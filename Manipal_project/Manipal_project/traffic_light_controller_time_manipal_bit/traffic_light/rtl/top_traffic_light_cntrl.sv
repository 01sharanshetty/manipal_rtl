==> flow/design.v <==
module sec_timer 
(
    input  wire clk,
    input  wire reset_n,
    input  wire rst_count,
    output reg  one_sec_timer,
    output reg  five_sec_timer
);
    localparam FREQ = 50 * 1000 * 1000;  
localparam DELAY_IN_SEC = 5;
reg [25:0]  count;                     
reg [5:0]   sec_count;
always @(posedge clk or negedge reset_n) 
begin
    if (!reset_n) 
        begin
            count <= 26'h0;
            sec_count <= 5'h0;
            one_sec_timer <= 0;
            five_sec_timer <= 0;
        end 
    else begin
        if (rst_count == 1) begin
            count <= 3'b0;
            sec_count <= 5'h0;
            one_sec_timer <= 0; 
            five_sec_timer <= 0;            
        end
        else if (count == FREQ * 1) begin                           
            count <= 'b0;
            one_sec_timer <= 1;
            if (sec_count == DELAY_IN_SEC - 1) begin         
                sec_count <= 5'h0;
                five_sec_timer <= 1;
            end
            else begin
                sec_count <= sec_count + 1;
                five_sec_timer <= 0;
            end
        end 
        else begin  
            one_sec_timer <= 0;  
            count <= count + 1;
            five_sec_timer <= 0;
            sec_count <= sec_count;
        end   
    end
end
endmodule
module top_traffic_light_cntrl 
(
    input  wire     clk,
    input  wire     reset_n,
    output reg [1:0] n_light,        
    output reg [1:0] e_light,        
    output reg [1:0] s_light,        
    output reg [1:0] w_light         
);
wire       w_rst_count;
wire       w_one_sec_timer;
wire       w_five_sec_timer;
traffic_light_cntrl traffic_light_cntrl_inst(
    .clk                 (clk           ),
    .reset_n             (reset_n       ),
    .rst_count           (w_rst_count     ),         
    .one_sec_timer       (w_one_sec_timer ),             
    .five_sec_timer      (w_five_sec_timer),  
    .n_light             (n_light       ),
    .e_light             (e_light       ),
    .s_light             (s_light       ),
    .w_light             (w_light       ) 
);
sec_timer sec_timer_inst
(
    .clk                 (clk           ),   
    .reset_n             (reset_n       ),       
    .rst_count           (w_rst_count     ),         
    .one_sec_timer       (w_one_sec_timer ),             
    .five_sec_timer      (w_five_sec_timer)             
);
endmodule
module traffic_light_cntrl 
(
    input  wire     clk,
    input  wire     reset_n,
    input  wire     one_sec_timer,
    input  wire     five_sec_timer,
    output reg      rst_count,
    output reg [1:0] n_light,        
    output reg [1:0] e_light,        
    output reg [1:0] s_light,        
    output reg [1:0] w_light         
);
typedef enum reg [3:0] {
    IDLE,   
    S0,     
    S1,     
    S2,     
    S3,      
    S4,
    S5,
    S6,
    S7
} state_t;
reg [3:0] state, next_state;
localparam RED    = 2'b00;
localparam YELLOW = 2'b01;
localparam GREEN  = 2'b10;
always @(posedge clk or negedge reset_n) 
begin
    if (!reset_n) begin
        state <= IDLE;
    end else begin
        state <= next_state;  
    end     
end
always @(*) 
begin
    next_state = state;
    n_light = RED;
    e_light = RED;
    s_light = RED;
    w_light = RED;
    rst_count = 0;
    case (state)
        IDLE: begin
            n_light = YELLOW;
            e_light = YELLOW;
            s_light = YELLOW;
            w_light = YELLOW;
            next_state = S0;
        end
        S0: begin
            n_light = GREEN;
            e_light = RED;
            s_light = RED;
            w_light = RED;
            next_state = S0;
            if (five_sec_timer == 1) begin  
                next_state = S1;
                rst_count = 1;
            end
        end
        S1: begin
            n_light = YELLOW;
            e_light = YELLOW;
            s_light = RED;
            w_light = RED;
            next_state = S1;
            if (one_sec_timer == 1) begin  
                next_state = S2;
                rst_count = 1;
            end
        end
        S2: begin
            n_light = RED;
            e_light = GREEN;
            s_light = RED;
            w_light = RED;
            next_state = S2;
            if (five_sec_timer == 1) begin  
                next_state = S3;
                rst_count = 1;
            end
        end
        S3: begin
            n_light = RED;
            e_light = YELLOW;
            s_light = YELLOW;
            w_light = RED;
            next_state = S3;
            if (one_sec_timer == 1) begin  
                next_state = S4;
                rst_count = 1;
            end
        end
        S4: begin
            n_light = RED;
            e_light = RED;
            s_light = GREEN;
            w_light = RED;
            next_state = S4;
            if (five_sec_timer == 1) begin  
                next_state = S5;
                rst_count = 1;
            end
        end
        S5: begin
            n_light = RED;
            e_light = RED;
            s_light = YELLOW;
            w_light = YELLOW;
            next_state = S5;
            if (one_sec_timer == 1) begin  
                next_state = S6;
                rst_count = 1;
            end
        end
        S6: begin
            n_light = RED;
            e_light = RED;
            s_light = RED;
            w_light = GREEN;
            next_state = S6;
            if (five_sec_timer == 1) begin  
                next_state = S7;
                rst_count = 1;
            end
        end
        S7: begin
            n_light = YELLOW;
            e_light = RED;
            s_light = RED;
            w_light = YELLOW;
            next_state = S7;
            if (one_sec_timer == 1) begin  
                next_state = S0;
                rst_count = 1;
            end
        end
        default : begin
            n_light = YELLOW;
            e_light = YELLOW;
            s_light = YELLOW;
            w_light = YELLOW;
            next_state = IDLE;
        end
    endcase
end
endmodule
# --- From RTL to reports: top_traffic_light_cntrl ---
# Tool output for the design above, in the order of the flow.
# Lines are those of the file above, counted from 1.
# Library cell names are shortened.
inputs:
  top: "top_traffic_light_cntrl"
  clock_port: "clk"
  library: "sky130hd"
  lib_corner: "tt_025C_1v80"

# --- Word level ---
# Yosys after proc, flatten, opt, wreduce and memory -nomap, before mapping. Memory bits, and registers merged into a memory's read port (data or address), are not among the register bits. Print and check cells are not counted.
op_classes:
  muxes: 26
  reduce_logical: 8
  n_logic: 0
  n_shift: 0
  mul: 0
  div: 0
  n_eq: 10
  n_addsub: 2
  n_cmp: 0
ops:
  columns: ["operator", "count"]
  rows:
  - ["2-to-1 mux 26 bit", 2]
  - ["parallel mux 4 bit (select 9 bit)", 1]
  - ["adder 26 x 1 -> 26 bit (second input constant)", 1]
  - ["== test 26 bit (second input constant)", 1]
  - ["OR reduction 5 bit", 4]
  - ["2-to-1 mux 6 bit", 3]
  - ["== test 4 x 3 -> 1 bit (second input constant)", 4]
  - ["parallel mux 2 bit (select 2 bit)", 4]
  - ["2-to-1 mux 1 bit", 10]
  - ["== test 4 x 2 -> 1 bit (second input constant)", 2]
  - ["OR reduction 4 bit", 2]
  - ["2-to-1 mux 4 bit", 2]
  - ["adder 6 x 1 -> 6 bit (second input constant)", 1]
  - ["== test 6 x 3 -> 1 bit (second input constant)", 1]
  - ["== test 4 x 1 -> 1 bit (second input constant)", 1]
  - ["== test 4 bit (second input constant)", 1]
  - ["logical NOT 4 bit", 1]
  - ["2-to-1 mux 2 bit", 2]
  - ["2-to-1 mux 3 bit", 1]
  - ["nonzero test 2 bit", 1]
  - ["parallel mux 1 bit (select 2 bit)", 1]
word_totals:
  mem_bits_rw: 0
  reg_bits: 38
  out_inout_bits: 8
  rom_bits: 0
  n_memories: 0
  in_bits: 2
  clocked_rd_ports_x_width: 0
  latchBits: 0

# --- Longest topological paths ---
# Yosys ltp: most cells in a row. Word level: on the elaborated netlist, between registers, memories and ports. Mapped: between sequential cells and ports; inverters and the memories' decode and read muxes count.
depth:
  depth_word: 4
  abc_area: 0
  ltp_mapped: 7
  depth_no_buf: 6

# --- After synthesis ---
# Source: synth_stat.txt of the flow (Yosys; design flattened, memories mapped). It holds for the ABC_AREA given above (unset counts as 0); a run with the other value may have another netlist.
synth_totals:
  area_um2: 2272.2
  ffs: 43
  buffers: 15
  cells: 246
  sequential_area_um2: 1077.3
types:
  columns: ["cell", "count", "type_area_um2"]
  rows:
  - ["dfrtp_1", 42, 1.05E+03]
  - ["xnor2_1", 13, 113.859]
  - ["nor2_1", 21, 78.826]
  - ["inv_1", 19, 71.318]
  - ["nand2_1", 18, 67.565]
  - ["or4_1", 9, 67.565]
  - ["o21ai_0", 13, 65.062]
  - ["a21oi_1", 12, 60.058]
  - ["nand4_1", 9, 56.304]
  - ["or3_1", 9, 56.304]
  - ["nor3_1", 11, 55.053]
  - ["ha_1", 4, 50.048]
  - ["nor4_1", 8, 50.048]
  - ["nand3_1", 9, 45.043]
  - ["o31ai_1", 6, 45.043]
  - ["buf_2", 8, 40.038]
  - ["mux2i_1", 3, 30.029]
  - ["clkbuf_1", 7, 26.275]
# Not listed: further types 19, cells in them 25.
# By module: a second synthesis without flattening, with its own total; a netlist apart from the flattened one above.
hier_totals:
  cells_unflattened: 238
  hier_area_um2: 2213.4
# Rows give one instance, submodules left out.
by_module:
  columns: ["module", "n_cells", "n_inst", "area_um2"]
  rows:
  - ["sec_timer", 191, 1, 1805.5]
  - ["traffic_light_cntrl", 47, 1, 407.9]
  - ["top_traffic_light_cntrl", 0, 1, 0.0]

# --- Timing after synthesis ---
# Source: OpenSTA report_checks on the synthesized netlist (no wires, ideal clock, input and output delay 20% of the period each), path of least setup slack; recovery checks are left aside. Register names are those of the netlist, which keeps one name where synthesis merged equal registers.
synth_path:
  path_type: "reg-to-output"
  start: "register traffic_light_cntrl_inst.state"
  end: "output e_light[0]"
  period_ns: 3.29
  driving_pins: 4
  path_buffers: 1
  t_arrival_ns: 1.301
  path_delay_ns: 1.301
  slack_ns: 1.331
  out_delay_ns: 0.658
  launch_ns: 0.000
  t_required_ns: 2.632
  synth_period_reached_ns: 1.959
# "path_delay_ns" is the arrival time less input delay plus setup time.
# A path that ends at an output port has no setup time.
# "driving_pins" counts driving pins, that of a launching flip-flop among them; a cell with two outputs on the path counts twice.
# "synth_period_reached_ns" = period - worst setup slack (recovery checks aside). The figure is calculated, with input and output delays left at 20% of the set period.
# Where an end lacks its bit number, it is one bit of the signal, or one of the new flip-flops if synthesis recoded a state register.
# The rows between start and end are the longest chain of elaborated cells between them; the timing report does not say that the signal goes this way. Where chains are equally long, one stands for them.
# Each line given opens the expression or statement behind the cell; cells for indexed reads and writes are added by Yosys, which also makes memories of some case tables.
synth_between:
  path_cell_list: "dfrtp_1 > or4_1 > buf_2 > nor3_1"
  elab_chain_cells: 3
synth_lines:
  columns: ["item", "line", "text"]
  rows:
  - ["start: declaration", 105, "reg [3:0] state, next_state;"]
  - ["start: assignment", 112, "state <= IDLE;"]
  - ["start: assignment", 114, "state <= next_state;"]
  - ["== test 4 x 1 -> 1 bit", 125, "case (state)"]
  - ["OR reduction 5 bit", null, null]
  - ["parallel mux 2 bit (select 2 bit)", 125, null]
  - ["end: declaration", 55, "output reg [1:0] e_light,"]

# --- Worst path after layout ---
# From the final timing report of stored run 1: the path of least setup slack in the routed layout; clock arrival at registers is part of the times.
layout_path:
  path_type: "reg-to-output"
  start: "register traffic_light_cntrl_inst.state"
  end: "output s_light[0]"
  t_required_ns: 1.10
  path_buffers: 2
  driving_pins: 5
  period_ns: 1.37
  t_arrival_ns: 1.70
  out_delay_ns: 0.27
  slack_ns: -0.60
  launch_ns: 0.29
# Where an end lacks its bit number, it is one bit of the signal, or one of the new flip-flops if synthesis recoded a state register.
# The rows between start and end are the longest chain of elaborated cells between them; the timing report does not say that the signal goes this way. Where chains are equally long, one stands for them.
layout_between:
  path_cell_list: "dfrtp_1 > or4_4 > buf_4 > nor3_4 > buf_2"
  elab_chain_cells: 3
layout_lines:
  columns: ["item", "line", "text"]
  rows:
  - ["start: declaration", 105, "reg [3:0] state, next_state;"]
  - ["start: assignment", 112, "state <= IDLE;"]
  - ["start: assignment", 114, "state <= next_state;"]
  - ["== test 4 x 1 -> 1 bit", 125, "case (state)"]
  - ["OR reduction 5 bit", null, null]
  - ["parallel mux 2 bit (select 2 bit)", 125, null]
  - ["end: declaration", 56, "output reg [1:0] s_light,"]

# Below are 2 stored runs of the flow (Yosys, OpenROAD; platform sky130hd) on top_traffic_light_cntrl, each with its settings and what was measured, unordered. Constraints: input delay and output delay 20% of the set period each, output load 0.01 pF.
# By "achieved_clock_period_ns" is meant the clock period of the run minus its worst setup slack. This is arithmetic on one report: input and output delays are still those of the set period (20% each).
# "worstPathTime_ns" is the time allowed to the run's worst setup path (the clock period less input and output delay, where it has them) less its slack. Clock arrival times count: a late capture clock shortens it, a late launch clock lengthens it.
# "final_power_mw" rests on the timing tool's default activity at the inputs, not on a simulated workload.
runs:
  - name: "stored run 1"
    settings:
      period_ns: 1.37
      CAP_MARGIN: 20
      CORE_MARGIN: 2
      CORE_UTILIZATION: 40
      SLEW_MARGIN: 20
    results:
      final_power_mw: 2.332
      worstPathTime_ns: 1.70
      critical_path_type: "reg-to-output"
      design.die.area_um2: 6299.6
      synth_chip_area_um2: 2272.2
      achieved_clock_period_ns: 1.973
      setup_tns_ns: -19.853
      post_route_stdcell_area_um2: 3379.5
      fin_ws_ns: -0.603
      post_route_util_pct: 61.4
  - name: "stored run 2"
    settings:
      period_ns: 1.68
      CORE_UTILIZATION: 32
      PLACE_DENSITY: 0.64
      CORE_MARGIN: 9
      TNS_END_PERCENT: 95
      GPL_ROUTABILITY_DRIVEN: 0
      MAX_ROUTING_LAYER: "met5"
      CAP_MARGIN: 20
      SLEW_MARGIN: 20
    results:
      worstPathTime_ns: 1.56
      critical_path_type: "reg-to-output"
      design.die.area_um2: 10458.1
      fin_ws_ns: -0.212
      final_power_mw: 1.753
      post_route_util_pct: 45.4
      post_route_stdcell_area_um2: 3099.2
      setup_tns_ns: -5.051
      synth_chip_area_um2: 2272.2
      achieved_clock_period_ns: 1.892
