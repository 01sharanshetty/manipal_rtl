==> flow/design.v <==
module led_cntrl 
(
    input  wire clk_50m,
    input  wire reset_n,
    input  reg  one_sec_timer,
    input  reg  one_min_timer,
    input  reg  one_hour_timer,
    output reg  n_sec_led,
    output reg  n_min_led,
    output reg  n_hour_led       
);
localparam DELAY_IN_SEC = 1;
localparam DELAY_IN_MIN = 1;
localparam DELAY_IN_MIN_HR = 3;     
localparam SEC_WIDTH    = 6;
localparam MIN_WIDTH    = 6;
localparam HOUR_WIDTH   = 5;
reg [SEC_WIDTH - 1 : 0]     n_sec_count;
reg [MIN_WIDTH - 1 : 0]     n_min_count;
reg [HOUR_WIDTH - 1 : 0]    n_min_count1;
always @(posedge clk_50m or negedge reset_n) 
begin
    if (!reset_n) 
        begin
            n_sec_count     <= {(SEC_WIDTH-1){1'b0}};
            n_sec_led       <= 1'b0;
        end 
    else begin
        if (one_sec_timer == 1) 
        begin
            if (n_sec_count == DELAY_IN_SEC - 1) 
            begin
                n_sec_led      <= ~n_sec_led;
                n_sec_count    <= {(SEC_WIDTH-1){1'b0}};
            end
            else begin
                n_sec_led     <= n_sec_led;
                n_sec_count   <= n_sec_count + 1;                
            end
        end
        else n_sec_count <= n_sec_count;
    end
end
always @(posedge clk_50m or negedge reset_n) 
begin
    if (!reset_n) 
        begin
            n_min_count     <= {(MIN_WIDTH-1){1'b0}};
            n_min_led       <= 1'b0;
        end 
    else begin
        if (one_min_timer == 1) 
        begin
            if (n_min_count == DELAY_IN_MIN - 1) 
            begin
                n_min_led      <= ~n_min_led;
                n_min_count     <= {(MIN_WIDTH-1){1'b0}};
            end
            else begin
                n_min_led     <= n_min_led;
                n_min_count <= n_min_count + 1;
            end   
        end  
        else n_min_count <= n_min_count;
    end
end
always @(posedge clk_50m or negedge reset_n) 
begin
    if (!reset_n) 
        begin
            n_min_count1    <= {(HOUR_WIDTH-1){1'b0}};
            n_hour_led      <= 1'b0;
        end 
    else begin
        if (one_min_timer == 1)
        begin
            if (n_min_count1 == DELAY_IN_MIN_HR - 1) 
            begin
                n_hour_led      <= ~n_hour_led;
                n_min_count1    <= {(HOUR_WIDTH-1){1'b0}};
            end
            else begin
                n_hour_led     <= n_hour_led;
                n_min_count1 = n_min_count1 + 1;
            end 
        end
        else n_min_count1 <= n_min_count1;
    end
end
endmodule
module timer 
(
    input  wire clk_50m,
    input  wire reset_n,
    input  wire reset_timer,
    output reg  one_sec_timer,
    output reg  one_min_timer,
    output reg  one_hour_timer
);
    localparam FREQ = 50;                
localparam DELAY_IN_SEC = 5;
localparam SEC_TO_MIN  = 60;
localparam MIN_TO_HOUR = 60;
localparam HOUR_TO_DAY = 24;
localparam SEC_WIDTH    = 6;
localparam MIN_WIDTH    = 6;
localparam HOUR_WIDTH   = 5;
reg [25:0]                  count;                     
reg [SEC_WIDTH - 1 : 0]     sec_count;
reg [MIN_WIDTH - 1 : 0]     min_count;
reg [HOUR_WIDTH - 1 : 0]    hour_count;
always @(posedge clk_50m or negedge reset_n) 
begin
    if (!reset_n) 
        begin
            count           <= 26'h0;
            sec_count       <= {(SEC_WIDTH-1){1'b0}};
            min_count       <= {(MIN_WIDTH-1){1'b0}};
            hour_count      <= {(HOUR_WIDTH-1){1'b0}};
            one_sec_timer   <= 1'b0;
            one_min_timer   <= 1'b0;
            one_hour_timer  <= 1'b0;
        end 
    else begin
        if (reset_timer == 1) begin
            count           <= 3'b0;
            sec_count       <= {(SEC_WIDTH-1){1'b0}};
            min_count       <= {(MIN_WIDTH-1){1'b0}};
            hour_count      <= {(HOUR_WIDTH-1){1'b0}};
            one_sec_timer   <= 1'b0; 
            one_min_timer   <= 1'b0;
            one_hour_timer  <= 1'b0;
        end
        else if (count == FREQ * 1) begin                           
            count <= 'b0;
            one_sec_timer   <= 1'b1;
            if (sec_count == SEC_TO_MIN - 1) begin                   
                sec_count   <= {(SEC_WIDTH-1){1'b0}};
                if (min_count == MIN_TO_HOUR- 1) begin               
                    min_count       <= {(MIN_WIDTH-1){1'b0}};
                    one_min_timer   <= 1'b1;
                    if (hour_count == HOUR_TO_DAY- 1) begin          
                        hour_count      <= {(HOUR_WIDTH-1){1'b0}};
                        one_hour_timer  <= 1'b1;
                    end
                    else begin 
                        hour_count      <= hour_count + 1;
                        one_hour_timer  <= 1'b1;
                    end
                end
                else begin
                    min_count       <= min_count + 1;
                    one_min_timer   <= 1'b1;
                    one_hour_timer  <= 1'b0;
                end
            end   
            else begin
                sec_count       <= sec_count + 1;
                min_count       <= min_count;
                hour_count      <= hour_count;
                one_min_timer   <= 1'b0;
                one_hour_timer  <= 1'b0;
            end
        end 
        else begin                
            count          <= count + 1;
            sec_count      <= sec_count;
            one_sec_timer  <= 1'b0;
            one_min_timer  <= 1'b0;
            one_hour_timer <= 1'b0;
        end   
    end
end
endmodule
module top_timer_led 
(
    input  wire     clk_50m,
    input  wire     reset_n,
    input  wire     reset_timer,
    output wire     n_sec_led,     
    output wire     n_min_led,     
    output wire     n_hour_led      
);
wire       one_sec_timer;
wire       one_min_timer;
wire       one_hour_timer;
timer timer_inst
(
    .clk_50m              (clk_50m       ),         
    .reset_n              (reset_n       ),         
    .reset_timer          (reset_timer   ),             
    .one_sec_timer        (one_sec_timer ),               
    .one_min_timer        (one_min_timer ),               
    .one_hour_timer       (one_hour_timer)               
);
led_cntrl led_cntrl_inst
(
    .clk_50m              (clk_50m       ),               
    .reset_n              (reset_n       ),               
    .one_sec_timer        (one_sec_timer ),                     
    .one_min_timer        (one_min_timer ),                     
    .one_hour_timer       (one_hour_timer),                      
    .n_sec_led            (n_sec_led     ),                 
    .n_min_led            (n_min_led     ),                 
    .n_hour_led           (n_hour_led    )                
);
endmodule
Tool chain data of top_timer_led
The steps from the RTL of top_timer_led to its reports follow in flow order.
Line numbers count from 1 in the design file above.
{ "inputs": {"design": "top_timer_led", "clk_port": "clk_50m", "library": "sky130hd", "pvt_corner": "tt_025C_1v80"} }

Word level
Counts by Yosys on the flattened word-level netlist (proc, flatten, opt, wreduce; memories kept). Register bits leave out memories and registers merged into their read ports (data or address). Print and check cells are left out. Cells with the same type and inputs are merged into one.
{ "bits": {"reg_bits": 54, "output_inout_bits": 3, "word_cells": 40} }
{ "op_classes": {"n_addsub": 5, "eq_ne": 3, "mux": 13, "bitwise": 3, "n_reduce_logical": 6} }
{ "op_table": {"columns": ["operator", "count"], "rows": [
  ["26-bit two-way mux", 2],
  ["6-bit two-way mux", 5],
  ["26-bit by 1-bit adder with 26-bit output with constant B", 1],
  ["26-bit by 6-bit == test with 1-bit output with constant B", 1],
  ["6-bit by 1-bit adder with 6-bit output with constant B", 3],
  ["6-bit zero test", 2],
  ["2-bit AND reduction", 3],
  ["6-bit == test with constant B", 1],
  ["5-bit by 1-bit adder with 5-bit output with constant B", 1],
  ["5-bit by 2-bit == test with 1-bit output with constant B", 1],
  ["5-bit two-way mux", 1],
  ["1-bit two-way mux", 5],
  ["1-bit inverter", 3],
  ["2-bit nonzero test", 1]
]} }

Logic depth
Yosys ltp: most cells in a row. Word level: on the elaborated netlist, between registers, memories and ports. Mapped: between sequential cells and ports; inverters and the memories' decode and read muxes count.
{ "logic_depth": {"depth_word": 4, "abc_area": 0, "depth_mapped": 7, "depth_no_buf": 6} }

Mapped cells and area
Yosys stat after the flow's synthesis: flattened, memories mapped to cells. It holds for the ABC_AREA given above (unset counts as 0); a run with the other value may have another netlist.
Totals and module areas in this step are rounded.
{ "synth_totals": {"cells": 273, "synth_area_um2": 2720, "sequential_area_um2": 1350, "ffs": 54, "buffers": 9} }
{ "types": {"columns": ["cell_type", "count", "area_total_um2"], "rows": [
  ["sky130_fd_sc_hd__dfrtp_1", 54, 1.35E+03],
  ["sky130_fd_sc_hd__xnor2_1", 15, 131.376],
  ["sky130_fd_sc_hd__ha_1", 9, 112.608],
  ["sky130_fd_sc_hd__nand4_1", 16, 100.096],
  ["sky130_fd_sc_hd__xor2_1", 10, 87.584],
  ["sky130_fd_sc_hd__nand3_1", 17, 85.082],
  ["sky130_fd_sc_hd__nor2_1", 22, 82.579],
  ["sky130_fd_sc_hd__o21ai_0", 15, 75.072],
  ["sky130_fd_sc_hd__nand2_1", 18, 67.565],
  ["sky130_fd_sc_hd__a21oi_1", 13, 65.062],
  ["sky130_fd_sc_hd__or3_1", 10, 62.56],
  ["sky130_fd_sc_hd__inv_1", 11, 41.29],
  ["sky130_fd_sc_hd__and4_1", 4, 35.034],
  ["sky130_fd_sc_hd__nor3_1", 7, 35.034],
  ["sky130_fd_sc_hd__nor4_1", 5, 31.28],
  ["sky130_fd_sc_hd__o31ai_1", 4, 30.029],
  ["sky130_fd_sc_hd__or4_1", 4, 30.029],
  ["sky130_fd_sc_hd__a21oi_2", 3, 26.275]
]} }
Not listed: further types 26, cells in them 36.
By module: a second synthesis without flattening, with its own total; a netlist apart from the flattened one above.
{ "unflattened": {"cells_unflattened": 302, "hier_area_um2": 3090} }
Each row is one instance without its submodules.
{ "by_module": {"columns": ["module", "instances", "cells", "mod_area_um2"], "rows": [
  ["timer", 1, 222, 2140],
  ["led_cntrl", 1, 80, 948],
  ["top_timer_led", 1, 0, 0.0]
]} }

Path before layout
Path of least setup slack by OpenSTA after synthesis, without wires, with an ideal clock, recovery checks aside; 20% of the period is set as input and as output delay. Where synthesis merged equal registers, the netlist keeps one of their names.
{ "synth_path": {"kind": "register to register", "startpoint": "reg timer_inst.count[0]", "endpoint": "reg timer_inst.count[2]", "tclk_ns": 2.14, "setup_ns": 0.123, "launch_ns": 0.000, "arrival_ns": 1.629, "path_slack_ns": 0.387, "delay_ns": 1.752, "path_stages": 8, "synth_period_reached_ns": 1.753} }
"delay_ns" is the arrival time less input delay plus setup time.
"path_stages" counts driving pins, that of a launching flip-flop among them; a cell with two outputs on the path counts twice.
"synth_period_reached_ns" = period - worst setup slack (recovery checks aside). The figure is calculated, with input and output delays left at 20% of the set period.
The rows between start and end are the longest chain of elaborated cells between them; the timing report does not say that the signal goes this way. Where chains are equally long, one stands for them.
A line is the first line of the expression or statement that the cell stems from. Yosys adds cells for indexed reads and writes and turns some case tables into memories.
A register here has more assigning lines than the two given.
{ "synth_via": {"path_cell_list": "sky130_fd_sc_hd__dfrtp_1 > sky130_fd_sc_hd__inv_1 > sky130_fd_sc_hd__ha_1 > sky130_fd_sc_hd__nor4b_1 > sky130_fd_sc_hd__nand3_1 > sky130_fd_sc_hd__o21ai_2 > sky130_fd_sc_hd__buf_2 > sky130_fd_sc_hd__nor2_1", "elab_chain_len": 3} }
{ "synth_rtl": {"columns": ["item", "line_no", "text"], "rows": [
  ["from (decl)", 108, "reg [25:0]                  count;"],
  ["from (assign)", 116, "count           <= 26'h0;"],
  ["from (assign)", 166, "count          <= count + 1;"],
  ["26-bit by 1-bit adder with 26-bit output", 166, null],
  ["26-bit two-way mux", 134, "else if (count == FREQ * 1) begin"],
  ["26-bit two-way mux", 125, "if (reset_timer == 1) begin"],
  ["to (assign)", 126, "count           <= 3'b0;"],
  ["to (assign)", 166, null],
  ["to (decl)", 108, null]
]} }

Path in the finished layout
From the final timing report of run 1: the path of least setup slack in the routed layout; clock arrival at registers is part of the times.
{ "layout_path": {"kind": "register to register", "startpoint": "reg timer_inst.count[2]", "endpoint": "reg timer_inst.count[19]", "tclk_ns": 1.9, "setup_ns": 0.08, "launch_ns": 0.31, "arrival_ns": 2.28, "path_slack_ns": -0.14, "path_stages": 5} }
The rows between start and end are the longest chain of elaborated cells between them; the timing report does not say that the signal goes this way. Where chains are equally long, one stands for them.
A register here has more assigning lines than the two given.
{ "layout_via": {"path_cell_list": "sky130_fd_sc_hd__dfrtp_1 > sky130_fd_sc_hd__and4_1 > sky130_fd_sc_hd__nand3_1 > sky130_fd_sc_hd__or4_1 > sky130_fd_sc_hd__a21oi_1", "elab_chain_len": 3} }
{ "layout_rtl": {"columns": ["item", "line_no", "text"], "rows": [
  ["from (decl)", 108, "reg [25:0]                  count;"],
  ["from (assign)", 116, "count           <= 26'h0;"],
  ["from (assign)", 166, "count          <= count + 1;"],
  ["26-bit by 1-bit adder with 26-bit output", 166, null],
  ["26-bit two-way mux", 134, "else if (count == FREQ * 1) begin"],
  ["26-bit two-way mux", 125, "if (reset_timer == 1) begin"],
  ["to (assign)", 126, "count           <= 3'b0;"],
  ["to (assign)", 166, null],
  ["to (decl)", 108, null]
]} }

Settings and measured results of 2 stored flow runs for module top_timer_led (sky130hd), not sorted in any way. The constraints put input and output delay at 20% of the set period each and load the outputs with 0.01 pF.
"period_less_ws_ns": clock period set for the run, less the worst setup slack. It is reckoned from that one timing run; input and output delays stay at 20% of the period that was set.
By "worst_path_allowed_less_slack_ns" is meant the share of the clock period that the worst setup path is allowed (20% is reserved at inputs, 20% at outputs), minus its slack. Clock arrival times at its registers enter into it.
By "power.total_uw" is meant OpenSTA's value without simulated activity: inputs other than the clock are taken to toggle once in ten clock periods, and the tool carries that through the logic.
Values from the reports are rounded here.
[
  {
    "run": "run 1",
    "settings": { "period_ns": 1.9, "CORE_UTILIZATION": 49, "SETUP_SLACK_MARGIN": -0.16, "PLACE_DENSITY_LB_ADDON": 0.04, "CORE_ASPECT_RATIO": 1.51, "CELL_PAD_IN_SITES_DETAIL_PLACEMENT": 2, "GPL_TIMING_DRIVEN": 0, "CTS_CLUSTER_SIZE": 94, "CTS_CLUSTER_DIAMETER": 92, "SLEW_MARGIN": 15, "MAX_ROUTING_LAYER": "met5", "CAP_MARGIN": 20, "CORE_MARGIN": 2 },
    "results": { "power.total_uw": 1980, "design_die_area_um2": 6180, "ys_area_um2": 2720, "post_route_util_pct": 57.3, "fin_tns_ns": -2.47, "ws_setup_ns": -0.140, "worst_path_allowed_less_slack_ns": 2.04, "path_kind": "register to register", "period_less_ws_ns": 2.040, "final_cell_area_um2": 3100 }
  },
  {
    "run": "run 2",
    "settings": { "period_ns": 2.16, "SETUP_SLACK_MARGIN": 0.25, "CAP_MARGIN": 20, "CORE_MARGIN": 2, "CORE_UTILIZATION": 40, "SLEW_MARGIN": 20 },
    "results": { "post_route_util_pct": 45.5, "ys_area_um2": 2720, "fin_tns_ns": 0.000, "period_less_ws_ns": 1.806, "design_die_area_um2": 7490, "final_cell_area_um2": 3040, "worst_path_allowed_less_slack_ns": 1.81, "path_kind": "register to register", "ws_setup_ns": 0.354, "power.total_uw": 1730 }
  }
]
